==> flow/design.v <==
`timescale 1ns / 1ps
module pe #(
    parameter DATA_WIDTH = 8,
    parameter ACC_WIDTH = 32
)(
    input  logic                    clk,
    input  logic                    reset,
    input  logic                    enable,         
    input  logic signed [DATA_WIDTH-1:0]  in_a,
    input  logic signed [DATA_WIDTH-1:0]  in_b,
    output logic signed [DATA_WIDTH-1:0]  out_a,
    output logic signed [DATA_WIDTH-1:0]  out_b,
    output logic signed [ACC_WIDTH-1:0]   out_c
);
    logic signed [DATA_WIDTH-1:0] a_reg;
    logic signed [DATA_WIDTH-1:0] b_reg;
    logic signed [2*DATA_WIDTH-1:0] mult_result;
    logic signed [ACC_WIDTH-1:0] mult_extended;   
    always_ff @(posedge clk) begin
        if (reset) begin
            a_reg       <= '0;
            b_reg       <= '0;
            mult_result <= '0;
            mult_extended <= '0;
            out_a       <= '0;
            out_b       <= '0;
            out_c       <= '0;
        end else if (enable) begin
            a_reg <= in_a;
            b_reg <= in_b;
            out_a <= a_reg;
            out_b <= b_reg;
            mult_result <= a_reg * b_reg;
            mult_extended <= {{(ACC_WIDTH-2*DATA_WIDTH){mult_result[2*DATA_WIDTH-1]}}, mult_result};
            out_c <= mult_extended;
        end
    end
endmodule
# Tool chain data of pe
# Tool output for the design above, in the order of the flow.
# Lines are those of the file above, counted from 1.
# Library cell names are shortened.
# The mark n/a stands for no value.
# setup
design,pe
clock_port,clk
cell_library,sky130hd
lib_corner,tt_025C_1v80

# Word level
# Yosys after proc, flatten, opt, wreduce and memory -nomap, before mapping. Enables and synchronous resets that opt folds into registers are not counted as muxes. Memory bits, and registers merged into a memory's read port (data or address), are not among the register bits. Print and check cells are not counted. Equal cells are merged and count once.
# word_totals
ram_bits,0
word_cells,8
ff_bits,80
rom_bits,0
n_memories,0
out_inout_bits,48
in_bits,19
latch_bits,0
clocked_rd_ports_x_width,0
# classes
n_shift,0
n_cmp,0
n_mux,0
n_eq,0
logic,0
multipliers,1
add_sub_neg,0
n_div,0
reduce_and_logical,0
# ops
operator,n
multiplier 8 x 8 -> 16 bit,1

# Depth
# Longest topological path by Yosys (ltp), each cell counted once; first at word level (registers and memories cut), then after technology mapping (sequential cells cut; the memories' decode and read muxes count).
# logic_depth
word_depth,1
abc_area,0
mapped_depth,19

# Mapped cells and area
# The flow's flattened synthesis, as Yosys stat reports it; memories are mapped. The netlist is that of the ABC_AREA named above (0 if unset); the other value can give another one.
# Totals and module areas in this step are rounded.
# synth_totals
buf_cells,44
ff_cells,80
cells,575
seqArea_um2,1600
mapped_area_um2,5480
# types
cell_type,n,type_area_um2
dfxtp_1,80,1.6E+03
fa_1,55,1.1E+03
mux2i_1,71,710.682
ha_1,29,362.848
inv_1,86,322.81
nor2_1,77,289.027
and2_1,42,262.752
buf_4,16,120.115
xnor2_1,10,87.584
clkbuf_1,20,75.072
nand2_1,18,67.565
nor2b_1,9,56.304
a211oi_1,5,37.536
nand2b_1,6,37.536
buf_2,7,35.034
xor2_1,3,26.275
a21oi_1,5,25.024
nor3b_1,3,22.522
# Not listed: further types 22, cells in them 33.

# Path before layout
# Source: OpenSTA report_checks on the synthesized netlist (no wires, ideal clock, input and output delay 20% of the period each), path of least setup slack; recovery checks are left aside. Register names are those of the netlist, which keeps one name where synthesis merged equal registers.
# synth_path
kind,flip-flop to flip-flop
startpoint,register a_reg[7]
endpoint,register mult_result[14]
arrival_time_ps,4258
clock_period_ps,7840
driving_pins,16
n_path_buf,1
path_delay_ps,4375
t_first_pin_ps,0
slack_ps,3465
setup_time_ps,117
period_less_setup_slack_ps,4375
# "path_delay_ps" is the arrival time less input delay plus setup time.
# "driving_pins" counts driving pins, that of a launching flip-flop among them; a cell with two outputs on the path counts twice.
# "period_less_setup_slack_ps" = period - worst setup slack (recovery checks aside). The figure is calculated, with input and output delays left at 20% of the set period.
# Between the ends stands the longest chain of elaborated cells between them, by number of cells; it is not shown to be the way that was timed. Of several equally long chains one is given.
# Each line given opens the expression or statement behind the cell; cells for indexed reads and writes are added by Yosys, which also makes memories of some case tables.
# synth_between
path_cell_list,dfxtp_1 -> clkbuf_1 -> nand2_1 -> fa_1 -> inv_1 -> fa_1 -> fa_1 -> inv_1 -> fa_1 -> inv_1 -> ha_1 -> or2_1 -> a211oi_2 -> a211oi_1 -> or3_1 -> a32o_1
elab_chain_cells,1
cells_between,1
lines_between,1
# synth_rtl
item,line_no,source
"start, declared",15,logic signed [DATA_WIDTH-1:0] a_reg;
"start, assigned",21,a_reg       <= '0;
"start, assigned",29,a_reg <= in_a;
multiplier 8 x 8 -> 16 bit,33,mult_result <= a_reg * b_reg;
"end, assigned",23,mult_result <= '0;
"end, assigned",33,
"end, declared",17,logic signed [2*DATA_WIDTH-1:0] mult_result;

# Worst path after layout
# Path of least setup slack in the final report of run 1 (OpenROAD, finished layout, wires in). Where an end is a register, its clock arrival counts in the times.
# The report prints the path's times to 10 ps; the period is as set.
# layout_path
kind,flip-flop to flip-flop
startpoint,register b_reg[2]
endpoint,register mult_result[14]
arrival_time_ps,5020
slack_ps,3080
clock_period_ps,7840
t_first_pin_ps,360
driving_pins,15
setup_time_ps,100
n_path_buf,0
# Between the ends stands the longest chain of elaborated cells between them, by number of cells; it is not shown to be the way that was timed. Of several equally long chains one is given.
# layout_between
path_cell_list,dfxtp_1 -> nand2_1 -> fa_1 -> inv_1 -> fa_1 -> fa_1 -> inv_1 -> fa_1 -> inv_1 -> ha_1 -> or2_1 -> a211oi_2 -> a211oi_1 -> or3_1 -> a32o_1
elab_chain_cells,1
cells_between,1
lines_between,1
# layout_rtl
item,line_no,source
"start, declared",16,logic signed [DATA_WIDTH-1:0] b_reg;
"start, assigned",22,b_reg       <= '0;
"start, assigned",30,b_reg <= in_b;
multiplier 8 x 8 -> 16 bit,33,mult_result <= a_reg * b_reg;
"end, assigned",23,mult_result <= '0;
"end, assigned",33,
"end, declared",17,logic signed [2*DATA_WIDTH-1:0] mult_result;

# 2 stored runs of pe in the flow (synthesis by Yosys, layout by OpenROAD, sky130hd cells), in arbitrary order. Constraints: input delay and output delay 20% of the set period each, output load 0.01 pF.
# "timing.achieved_period_ps" is the run's clock period less its worst setup slack. It is reckoned from that one timing run; input and output delays stay at 20% of the period that was set.
# By "critical_path_time_ps" is meant the share of the clock period that the worst setup path is allowed (20% is reserved at inputs, 20% at outputs), minus its slack. Clock arrival times at its registers enter into it.
# "total_power_w" rests on the timing tool's default activity at the inputs, not on a simulated workload.
# "critical_path_time_ps" is given in steps of 10 ps.
# Values from the reports are rounded here.
# Among the settings, -- means not set for that run.
stored run,period_ns,CORE_UTILIZATION,PLACE_DENSITY_LB_ADDON,CORE_MARGIN,CELL_PAD_IN_SITES_GLOBAL_PLACEMENT,GPL_ROUTABILITY_DRIVEN,CTS_CLUSTER_SIZE,CTS_CLUSTER_DIAMETER,CAP_MARGIN,SLEW_MARGIN,fin_util_pct,total_power_w,final_die_area_um2,tns_setup_ps,post_synth_area_um2,timing.achieved_period_ps,critical_path_time_ps,timing.worst_path_kind,setup_ws_ps,timing.hold.ws_ps,final_stdcell_area_um2
run 1,7.84,49,0.23,6,2,0,68,377,20,20,58.3,0.000988,13900,0,5480,4759,4760,flip-flop to flip-flop,3080,479,6320
run 2,5.01,40,--,2,--,--,--,--,20,20,48.8,0.00171,14600,0,5480,4600,4600,flip-flop to flip-flop,410,478,6490
